==> flow/design.v <==
`timescale 1ns / 1ps
module VGA# 
  (
   )
   (
    input logic           clk,
    input logic           reset,
    output logic          hsync,
    output logic          vsync,
    output logic [15 : 0] rgb,
    input logic [15:0]    sdata,
    input logic           svalid,
    output logic          sready,
    input logic           slast
    );
   typedef enum           logic[0:0]{not_synced, synced} states;
   states state_reg, state_next;
   logic                  clk_en=0;
   localparam integer     CLK_DIV_VAL = 4;
   localparam logic [9:0] h_end = 800;
   localparam logic [9:0] h_left_boundary = 48;
   localparam logic [9:0] h_right_boundary = 16;
   localparam logic [9:0] h_writeback = 96;
   localparam logic [9:0] h_image = 640;
   localparam logic [9:0] v_end = 525;
   localparam logic [9:0] v_bottom_boundary = 10;
   localparam logic [9:0] v_upper_boundary = 33;
   localparam logic [9:0] v_writeback = 2;
   localparam logic [9:0] v_image = 480;
   localparam logic [9:0] v_resolution = 480;
   localparam logic [9:0] h_resolution = 640;
   logic [9:0]            h_counter_reg, h_counter_next;
   logic [9:0]            v_counter_reg, v_counter_next;   
   logic                  hsync_reg, hsync_next;
   logic                  vsync_reg, vsync_next;
   logic                  sready_reg, sready_next;
   logic [$clog2(CLK_DIV_VAL):0] clock_divider_reg, clock_divider_next;
   always_ff @(posedge clk)
     begin
        if (!reset) 
          begin
             clock_divider_reg <= 0;
             h_counter_reg <= 0;
             v_counter_reg <= 0;         
             hsync_reg <= 0;
             vsync_reg <= 0;
             state_reg <= not_synced;
             sready_reg <= 0;            
          end
        else 
          begin
             clock_divider_reg <= clock_divider_next;
             h_counter_reg <= h_counter_next;
             v_counter_reg <= v_counter_next;
             hsync_reg <= hsync_next;
             vsync_reg <= vsync_next;
             state_reg <= state_next;
             sready_reg <= sready_next;           
          end
     end
   always_comb
     begin
        clk_en = 1'b0;
        clock_divider_next = clock_divider_reg;      
        if(clock_divider_reg == (CLK_DIV_VAL - 1))
          begin
             clock_divider_next = 0;
             clk_en = 1'b1;             
          end
        else 
          begin
             clock_divider_next = clock_divider_reg + 1;                 
             clk_en = 1'b0;             
          end            
     end
   always_comb 
     begin
        h_counter_next = h_counter_reg;      
        if (clk_en == 1) 
          begin
             if (h_counter_reg == (h_end - 1))
               begin
                  h_counter_next = 0;
               end
             else
               begin
                  h_counter_next = h_counter_reg + 1;
               end
          end
     end
   always_comb
     begin
        v_counter_next = v_counter_reg;      
        if ((clk_en == 1) && (h_counter_reg == (h_end - 1)))
          begin
             if (v_counter_reg == (v_end - 1))
               begin
                  v_counter_next = 0;            
               end
             else
               begin
                  v_counter_next = v_counter_reg + 1;        
               end
          end
     end
   always_comb
     begin
        hsync_next = hsync_reg;
        if (h_counter_reg >= (h_image + h_right_boundary) && h_counter_reg <= (h_image + h_right_boundary + h_writeback - 1))
          begin
             hsync_next = 1'b0;
          end
        else
          begin
             hsync_next = 1'b1;
          end
     end
   always_comb
     begin
        vsync_next = vsync_reg;
        if ((v_counter_reg >= (v_image + v_bottom_boundary)) && (v_counter_reg <= (v_image + v_bottom_boundary + v_writeback - 1)))
          begin
             vsync_next = 1'b0;         
          end
        else
          begin
             vsync_next = 1'b1;
          end
     end
   always_comb
     begin
        sready_next = 0;
        case (state_reg)
          not_synced:
            begin
               sready_next = 0;
            end
          synced:
            begin
	       if(clk_en==1'b1 && svalid==1'b1 && h_counter_next < h_image && v_counter_next < v_image)
		 sready_next = 1;   
            end
        endcase
     end
   always_comb
     begin	
	rgb = 0;
	if (state_reg==synced && (h_counter_reg < h_resolution -1) && (v_counter_reg < v_resolution-1))             
	  begin
	     rgb = sdata;                           
	  end
     end
   always_comb
     begin	
	state_next = state_reg;        
	case (state_reg)
	  not_synced:             
	    begin
	       if(svalid == 1 && (h_counter_reg == h_end - 1) && (v_counter_reg == v_end - 1))             
		 state_next = synced; 
	    end
	  synced:
	    begin
	       if(slast && (h_counter_next != h_image - 1) && (v_counter_next != v_image - 1))
		 begin
		    state_next = not_synced;
		 end
	    end  
	endcase
     end
   assign vsync = vsync_reg;
   assign hsync = hsync_reg;
   assign sready = sready_reg;
endmodule
`timescale 1 ns / 1 ps
	module VGA_DMA_AXIS #
	(
		parameter integer C_S_AXIS_TDATA_WIDTH	= 32
	)
	(
        input wire VGA_SREADY,
        output wire VGA_SVALID,
        output wire [C_S_AXIS_TDATA_WIDTH-1 :0] VGA_SDATA,
        output wire VGA_SLAST,
		input wire  S_AXIS_ACLK,
		input wire  S_AXIS_ARESETN,
		output wire  S_AXIS_TREADY,
		input wire [C_S_AXIS_TDATA_WIDTH-1 : 0] S_AXIS_TDATA,
		input wire [(C_S_AXIS_TDATA_WIDTH/8)-1 : 0] S_AXIS_TSTRB,
		input wire  S_AXIS_TLAST,
		input wire  S_AXIS_TVALID
	);
	wire  	axis_ready;
    wire    axis_valid;
    wire [C_S_AXIS_TDATA_WIDTH-1 : 0]   axis_data;
    assign VGA_SLAST = S_AXIS_TLAST;
    assign S_AXIS_TREADY = axis_ready;
    assign axis_ready    =   VGA_SREADY;
    assign VGA_SVALID    = axis_valid;
    assign axis_valid    =  S_AXIS_TVALID;
    assign VGA_SDATA    = axis_data;
    assign axis_data = S_AXIS_TDATA;
	endmodule
`timescale 1 ns / 1 ps
	module VGA_DMA_v1_0 #
	(
		parameter integer C_S00_AXIS_TDATA_WIDTH	= 32
	)
	(
        output wire hsync,
        output wire vsync,
        output wire [15 : 0]rgb, 
		input wire  s00_axis_aclk,
		input wire  s00_axis_aresetn,
		output wire  s00_axis_tready,
		input wire [C_S00_AXIS_TDATA_WIDTH-1 : 0] s00_axis_tdata,
		input wire [(C_S00_AXIS_TDATA_WIDTH/8)-1 : 0] s00_axis_tstrb,
		input wire  s00_axis_tlast,
		input wire  s00_axis_tvalid
	);
    wire [15:0] VGA_SDATA;
    wire VGA_SREADY;
    wire VGA_SVALID;
    wire VGA_SLAST;
	VGA_DMA_AXIS # ( 
		.C_S_AXIS_TDATA_WIDTH(C_S00_AXIS_TDATA_WIDTH)
	) VGA_DMA_AXIS_inst (
		.S_AXIS_ACLK(s00_axis_aclk),
		.S_AXIS_ARESETN(s00_axis_aresetn),
		.S_AXIS_TREADY(s00_axis_tready),
		.S_AXIS_TDATA(s00_axis_tdata),
		.S_AXIS_TSTRB(s00_axis_tstrb),
		.S_AXIS_TLAST(s00_axis_tlast),
		.S_AXIS_TVALID(s00_axis_tvalid),
		.VGA_SREADY(VGA_SREADY),
		.VGA_SVALID(VGA_SVALID),
		.VGA_SDATA(VGA_SDATA),
		.VGA_SLAST(VGA_SLAST)
	);
	VGA #(
	     )
	     VGA_inst(.clk(s00_axis_aclk),
	              .reset(s00_axis_aresetn),
	              .rgb(rgb),
	              .sdata(VGA_SDATA),
	              .svalid(VGA_SVALID),
	              .sready(VGA_SREADY),
	              .slast(VGA_SLAST),
	              .hsync(hsync),
	              .vsync(vsync));
	endmodule
Tool chain data of VGA_DMA_v1_0. What the tools print for VGA_DMA_v1_0, step after step. Line numbers count from 1 in the design file above. Cell names lack the library's common part. A cell with -- has no value.

Top: VGA_DMA_v1_0. Clock port: s00_axis_aclk. Standard-cell library: sky130hd. Corner: tt_025C_1v80.

After elaboration. Yosys after proc, flatten, opt, wreduce and memory -nomap, before mapping. Enables and synchronous resets that opt folds into registers are not counted as muxes. Memory bits, and registers merged into a memory's read port (data or address), are not among the register bits. Print and check cells are not counted. Equal cells are merged and count once.

Under eq/ne operators stands 5. The figure for div/mod/pow operators is 0. Under shifts and indexed selects stands 0. The figure for reduce/logical cells is 13. The figure for bitwise gates (word level) is 2. Under mux-type cells stands 13. For $lt $le $gt $ge the number is 8. For $mul the number is 0. For add/sub/neg operators the number is 3.

Operators by type and width (number): 2-to-1 mux 10 bit (4); adder 10 x 1 -> 10 bit (second input constant) (2); less-than comparator 10 bit (second input constant) (2); equality test 10 bit (second input constant) (2); less-than comparator 10 x 9 -> 1 bit (second input constant) (2); 2-to-1 mux 16 bit (1); logical AND 1 bit (12); greater-or-equal comparator 10 bit (second input constant) (1); less-or-equal comparator 10 bit (second input constant) (1); inequality test 10 bit (second input constant) (1); greater-or-equal comparator 10 x 9 -> 1 bit (second input constant) (1); less-or-equal comparator 10 x 9 -> 1 bit (second input constant) (1); inequality test 10 x 9 -> 1 bit (second input constant) (1); 2-to-1 mux 1 bit (6); parallel mux 1 bit (select 2 bit) (2); adder 3 x 1 -> 3 bit (second input constant) (1); equality test 3 x 2 -> 1 bit (second input constant) (1); NOT 1 bit (2); OR reduction 2 bit (1).

The figure for memories kept is 0. Elaborated cells: 51. The entry for output and inout port bits reads 19. Under ROM bits stands 0. Under bits in latches stands 0. The entry for bits in writable memories reads 0. The entry for input port bits reads 40. Register bits: 27. The figure for clocked read ports x word width is 0.

Longest topological paths. Yosys ltp: most cells in a row. Word level: on the elaborated netlist, between registers, memories and ports. Mapped: between sequential cells and ports; inverters and the memories' decode and read muxes count.

Depth in word-level cells: 8. The entry for ABC_AREA reads 0. For mapped depth the number is 9. Gate-level depth less buffers: 8.

After synthesis. Yosys stat after the flow's synthesis: flattened, memories mapped to cells. It holds for the ABC_AREA given above (unset counts as 0); a run with the other value may have another netlist. The area totals of this step are shown rounded.

For mapped cells the number is 223. For area of sequential cells the number is 0.00054 mm^2. Buffers: 17. The figure for chip area (Yosys) is 0.0018 mm^2. For flip-flop cells the number is 27.

Cell types (number): dfxtp_1 (27); and2_1 (18); xor2_1 (12); nor2_1 (26); ha_1 (7); nand4_1 (10); nand2_1 (16); nand3_1 (11); inv_1 (11); a21oi_1 (8); xnor2_1 (4); buf_6 (3); a31oi_1 (4); and3_1 (4); buf_2 (5); nor3_1 (5); o21ai_0 (5); nor4b_4 (1).

Other cell types: 30; their cells: 46. The figures by module come from a second, unflattened synthesis with its own total; it is not the netlist above.

For cells (unflattened synthesis) the number is 269. Under area total of the unflattened synthesis stands 0.0022 mm^2.

Rows give one instance, submodules left out.

Modules: VGA (instances 1, cells 234, area 0.0019 mm^2); VGA_DMA_AXIS (C_S_AXIS_TDATA_WIDTH=32) (instances 1, cells 35, area 0.00026 mm^2); VGA_DMA_v1_0 (instances 1, cells 0, area 0 mm^2).

Path before layout. Source: OpenSTA report_checks on the synthesized netlist (no wires, ideal clock, input and output delay 20% of the period each), path of least setup slack; recovery checks are left aside. Register names are those of the netlist, which keeps one name where synthesis merged equal registers.

Path kind: register -> output. Start: register VGA_inst.h_counter_reg[0]. End: output rgb[10]. The entry for stages on the path reads 9. For path delay the number is 2022 ps. Data required time: 2048 ps. Under data arrival time stands 2022 ps. Setup slack: 26 ps. The entry for clock period reads 2560 ps. For synthesis period reached the number is 2534 ps.

"path delay" = arrival - input delay + setup time. A path that ends at an output port has no setup time. "stages on the path" counts driving pins, that of a launching flip-flop among them; a cell with two outputs on the path counts twice. "synthesis period reached" is the clock period less the worst setup slack; recovery checks do not enter. This is arithmetic on one report: input and output delays are still those of the set period (20% each). The rows between start and end are the longest chain of elaborated cells between them; the timing report does not say that the signal goes this way. Where chains are equally long, one stands for them. Each line given opens the expression or statement behind the cell; cells for indexed reads and writes are added by Yosys, which also makes memories of some case tables.

Cells stage by stage: dfxtp_1 > ha_1 > and3_1 > buf_6 > a211oi_1 > o22ai_1 > nor3b_1 > clkbuf_1 > and2_1. Under length of the longest elaborated chain stands 4. For elaborated cells between the ends (all ways) the number is 4. The figure for source lines of those cells is 1. Classes of those cells: compare (1); mux (1); reduce/logical (2).

Ends and longest elaborated chain, post-synthesis: start, declared (RTL line 32) `logic [9:0]            h_counter_reg, h_counter_next;`; start, assigned (RTL line 43) `h_counter_reg <= 0;`; start, assigned (RTL line 53) `h_counter_reg <= h_counter_next;`; less-than comparator 10 bit (RTL line 148) `if (state_reg==synced && (h_counter_reg < h_resolution -1) && (v_counter_reg < v_resolution-1))`; logical AND 1 bit (2 in a row) (RTL line 148); 2-to-1 mux 16 bit (RTL line 148); end, declared (RTL line 212) `output wire [15 : 0]rgb,`.

Worst path after layout. From the final timing report of run 1: the path of least setup slack in the routed layout; clock arrival at registers is part of the times. The path's times are printed in steps of 10 ps; the period is the one set.

Path kind: register -> output. Start: register VGA_inst.h_counter_reg[1]. End: output rgb[0]. The entry for stages on the path reads 11. Data required time: 1900 ps. Under data arrival time stands 2040 ps. Setup slack: -130 ps. The entry for clock period reads 2380 ps.

The rows between start and end are the longest chain of elaborated cells between them; the timing report does not say that the signal goes this way. Where chains are equally long, one stands for them.

Cells stage by stage: dfxtp_2 > ha_4 > and3_4 > a211oi_2 > o22ai_2 > nor3b_2 > buf_4 > buf_6 > buf_6 > and2_1 > buf_2. Under length of the longest elaborated chain stands 4. For elaborated cells between the ends (all ways) the number is 4. The figure for source lines of those cells is 1. Classes of those cells: compare (1); mux (1); reduce/logical (2).

Ends and longest elaborated chain, post-layout: start, declared (RTL line 32) `logic [9:0]            h_counter_reg, h_counter_next;`; start, assigned (RTL line 43) `h_counter_reg <= 0;`; start, assigned (RTL line 53) `h_counter_reg <= h_counter_next;`; less-than comparator 10 bit (RTL line 148) `if (state_reg==synced && (h_counter_reg < h_resolution -1) && (v_counter_reg < v_resolution-1))`; logical AND 1 bit (2 in a row) (RTL line 148); 2-to-1 mux 16 bit (RTL line 148); end, declared (RTL line 212) `output wire [15 : 0]rgb,`.

Ticket comment

Below are 2 stored runs of the flow (Yosys, OpenROAD; platform sky130hd) on VGA_DMA_v1_0, each with its settings and what was measured, unordered. Constraints: input delay and output delay 20% of the set period each, output load 0.01 pF. "period reached" is the run's clock period less its worst setup slack. It is reckoned from that one timing run; input and output delays stay at 20% of the period that was set. "worst path time" means the part of the period allowed to the worst setup path (the constraints hold back 20% at inputs and 20% at outputs) less its slack; where the path has registers, the arrival times of their clocks count too. "total power after layout" rests on the timing tool's default activity at the inputs, not on a simulated workload. "worst path time" is given in steps of 10 ps. The measured numbers are rounded.

Run 1 has these settings: period_ns 2.38; CAP_MARGIN 20; CORE_MARGIN 2; CORE_UTILIZATION 40; SLEW_MARGIN 20. The period reached is 2,514 ps. The utilization in the final report reads 0.6. The die area comes to 0.005 mm^2. The total power after layout is 820 uW. The netlist area reported by Yosys reads 0.0018 mm^2. The measured smallest hold slack is 430 ps. The lowest setup slack is -130 ps. The worst path time stands at 2,040 ps. Worst path kind: register -> output. The standard-cell area after routing is 0.0026 mm^2. For the setup TNS the run shows -1,100 ps.

Run 2 has these settings: period_ns 1.98; CORE_UTILIZATION 51; PLACE_DENSITY 0.92; CORE_ASPECT_RATIO 0.74; CELL_PAD_IN_SITES_GLOBAL_PLACEMENT 0; ABC_AREA 0; SLEW_MARGIN 25; CAP_MARGIN 20; CORE_MARGIN 2. The period reached is 2,452 ps. The utilization in the final report reads 0.84. The die area comes to 0.004 mm^2. The total power after layout is 970 uW. The netlist area reported by Yosys reads 0.0018 mm^2. The measured smallest hold slack is 430 ps. The lowest setup slack is -470 ps. The worst path time stands at 2,060 ps. Worst path kind: register -> output. The standard-cell area after routing is 0.0028 mm^2. For the setup TNS the run shows -7,700 ps.
